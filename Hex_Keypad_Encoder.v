==> flow/design.v <==
module Hex_Keypad_Grayhill_072(
    input [3:0] Row,
    input S_Row,
    input clock,
    input reset,
    output reg [3:0] Code,
    output Valid,
    output reg [3:0] Col
    );
    reg [5: 0] state, next_state;
    parameter S_0 = 6'b000001, S_1 = 6'b000010, S_2 = 6'b000100;
    parameter S_3 = 6'b001000, S_4 = 6'b010000, S_5 = 6'b100000;
    assign Valid = ((state == S_1) || (state == S_2) || (state == S_3) || (state == S_4)) && Row;
    always @ (Row or Col)
    case ({Row, Col})
        8'b0001_0001: Code = 0; 
        8'b0001_0010: Code = 1;
        8'b0001_0100: Code = 2; 
        8'b0001_1000: Code = 3;
        8'b0010_0001: Code = 4; 
        8'b0010_0010: Code = 5;
        8'b0010_0100: Code = 6;
        8'b0010_1000: Code = 7;
        8'b0100_0001: Code = 8;
        8'b0100_0010: Code = 9;
        8'b0100_0100: Code = 10;         
        8'b0100_1000: Code = 11;         
        8'b1000_0001: Code = 12;         
        8'b1000_0010: Code = 13;         
        8'b1000_0100: Code = 14;         
        8'b1000_1000: Code = 15;         
        default: Code = 0;                      
    endcase
    always @(posedge clock or posedge reset)
    if (reset) state <= S_0;
    else state <= next_state;
    always@ (state or S_Row or Row)                  
    begin next_state = state; Col = 0;
    case (state)
        S_0: begin Col = 15; if (S_Row) next_state =S_1; end
        S_1: begin Col = 1; if (Row) next_state = S_5; else next_state = S_2; end
        S_2: begin Col = 2; if (Row) next_state = S_5; else next_state = S_3; end
        S_3: begin Col = 4; if (Row) next_state = S_5; else next_state= S_4; end
        S_4: begin Col = 8; if (Row) next_state = S_5; else next_state = S_0; end
        S_5: begin Col = 15; if (Row ==0) next_state = S_0; end
    endcase
    end
endmodule
# [Tool chain data of Hex_Keypad_Grayhill_072]
# Tool output for the design above, in the order of the flow.
# Lines are those of the file above, counted from 1.
# Library cell names are shortened.
# The mark - stands for no value.
[setup] top_module="Hex_Keypad_Grayhill_072" clock_port="clock" cell_library="sky130hd" lib_corner="tt_025C_1v80"

# [Word level]
# Source: Yosys, flattened and elaborated, memories not mapped. Widths are those after wreduce. Registers that Yosys merges into a memory's read port (data or address) are not register bits. Print and check cells do not count. Equal cells are merged and count once.
[bits] ff_bits=6 inputBits=7 out_inout_bits=9 wordCells=42
[op_classes] n_eq=23 mux=9 reduce_logical=9
[ops] operator="case mux 4 bit (select 15 bit)" n=1
[ops] operator="case mux 6 bit (select 6 bit)" n=1
[ops] operator="2-to-1 mux 6 bit" n=6
[ops] operator="equality test 8 x 6 -> 1 bit with constant B" n=4
[ops] operator="equality test 8 x 7 -> 1 bit with constant B" n=4
[ops] operator="equality test 8 bit with constant B" n=4
[ops] operator="equality test 8 x 5 -> 1 bit with constant B" n=3
[ops] operator="case mux 4 bit (select 5 bit)" n=1
[ops] operator="equality test 6 x 1 -> 1 bit with constant B" n=1
[ops] operator="equality test 6 x 2 -> 1 bit with constant B" n=1
[ops] operator="equality test 6 x 3 -> 1 bit with constant B" n=1
[ops] operator="equality test 6 x 4 -> 1 bit with constant B" n=1
[ops] operator="equality test 6 x 5 -> 1 bit with constant B" n=1
[ops] operator="equality test 6 bit with constant B" n=1
[ops] operator="nonzero test 6 bit" n=1
[ops] operator="logical AND 1 x 4 -> 1 bit" n=1
[ops] operator="inequality test 2 bit with constant B" n=2
[ops] operator="zero test 4 bit" n=1
[ops] operator="nonzero test 4 bit" n=1
[ops] operator="logical OR 1 bit" n=3
[ops] operator="AND reduction 3 bit" n=1
[ops] operator="OR reduction 2 bit" n=1

# [Logic depth]
# Yosys ltp: most cells in a row. Word level: on the elaborated netlist, between registers, memories and ports. Mapped: between sequential cells and ports; inverters and the memories' decode and read muxes count.
[depth] depth_word=5 abc_area=0 depth_mapped=4 ltp_nobuf=3

# [After synthesis]
# The flow's flattened synthesis, as Yosys stat reports it; memories are mapped. The netlist is that of the ABC_AREA named above (0 if unset); the other value can give another one.
# The area totals of this step are shown rounded.
[types] cell_type="dfrtp_1" n=5 type_area_um2=125.12
[types] cell_type="nor4b_1" n=4 type_area_um2=35.034
[types] cell_type="dfstp_2" n=1 type_area_um2=26.275
[types] cell_type="xnor2_1" n=3 type_area_um2=26.275
[types] cell_type="and2_1" n=4 type_area_um2=25.024
[types] cell_type="or3_1" n=4 type_area_um2=25.024
[types] cell_type="nor4_1" n=3 type_area_um2=18.768
[types] cell_type="xor2_1" n=2 type_area_um2=17.517
[types] cell_type="a211oi_1" n=2 type_area_um2=15.014
[types] cell_type="buf_2" n=3 type_area_um2=15.014
[types] cell_type="nor2_1" n=4 type_area_um2=15.014
[types] cell_type="or4_1" n=2 type_area_um2=15.014
[types] cell_type="nor4_2" n=1 type_area_um2=12.512
[types] cell_type="o21ai_0" n=2 type_area_um2=10.01
[types] cell_type="inv_1" n=2 type_area_um2=7.507
[types] cell_type="nor2b_1" n=1 type_area_um2=6.256
[types] cell_type="nor3_1" n=1 type_area_um2=5.005
[types] cell_type="nand2_1" n=1 type_area_um2=3.754
[mapped] cell_count=45 mapped_area_um2=400 seqArea_um2=150 ff_cells=6 buf_cells=3

# [Path before layout]
# OpenSTA on the mapped netlist: ideal clock, no wires. The path of least setup slack (recovery checks aside). Input and output delay are each 20% of the period. Register names are those of the netlist, which keeps one name where synthesis merged equal registers.
[synth_timing] path_type="input to output" start="input Row[0]" end="output Code[0]" tclk_ps=3360 input_delay_ps=672 out_delay_ps=672 t_first_pin_ps=672 arrival_ps=1455 t_required_ps=2688 path_slack_ps=1233 delay_ps=783 stages=3 n_path_buf=0 period_less_setup_slack_ps=2127
# "delay_ps" is the arrival time less input delay plus setup time.
# A path that ends at an output port has no setup time.
# "stages" counts driving pins, that of a launching flip-flop among them; a cell with two outputs on the path counts twice.
# "period_less_setup_slack_ps" = period - worst setup slack (recovery checks aside). The figure is calculated, with input and output delays left at 20% of the set period.
# Between the ends stands the longest chain of elaborated cells between them, by number of cells; it is not shown to be the way that was timed. Of several equally long chains one is given.
# A line is the first line of the expression or statement that the cell stems from. Yosys adds cells for indexed reads and writes and turns some case tables into memories.
[synth_between] cell_sequence="nor4b_1 -> a211oi_1 -> nor4_1" elab_chain_cells=2 cone_cells=16 lines_between=1 cone_classes="eq/ne (15); mux (1)"
[synth_rtl] element="start: declaration" line=2 text="input [3:0] Row,"
[synth_rtl] element="equality test 8 bit" line=15 text="case ({Row, Col})"
[synth_rtl] element="case mux 4 bit (select 15 bit)" line=15
[synth_rtl] element="end: declaration" line=6 text="output reg [3:0] Code,"

Wiki page: Hex_Keypad_Grayhill_072 / flow data

Module Hex_Keypad_Grayhill_072, platform sky130hd: 2 stored runs of the flow (Yosys, OpenROAD) with differing settings, in no particular order. Input and output delays are each 20% of the period that was set; the output load is 0.01 pF.
[flow run 1] settings: period_ns=3.02, CORE_UTILIZATION=61, SETUP_SLACK_MARGIN=-0.08, PLACE_DENSITY=0.65, GPL_TIMING_DRIVEN=1, GPL_ROUTABILITY_DRIVEN=0, CTS_CLUSTER_SIZE=30, CTS_CLUSTER_DIAMETER=114, CAP_MARGIN=5, MAX_ROUTING_LAYER=met5, CORE_MARGIN=2, SLEW_MARGIN=20
[flow run 1] result: did not finish, floorplanning stopped with PDN-0185
[flow run 2] settings: period_ns=2.39, CORE_UTILIZATION=68, SETUP_SLACK_MARGIN=0.51, PLACE_DENSITY_LB_ADDON=0.16, CORE_ASPECT_RATIO=0.56, CELL_PAD_IN_SITES_DETAIL_PLACEMENT=2, CAP_MARGIN=35, MAX_ROUTING_LAYER=met5, CORE_MARGIN=2, SLEW_MARGIN=20
[flow run 2] result: did not finish, floorplanning stopped with PDN-0185
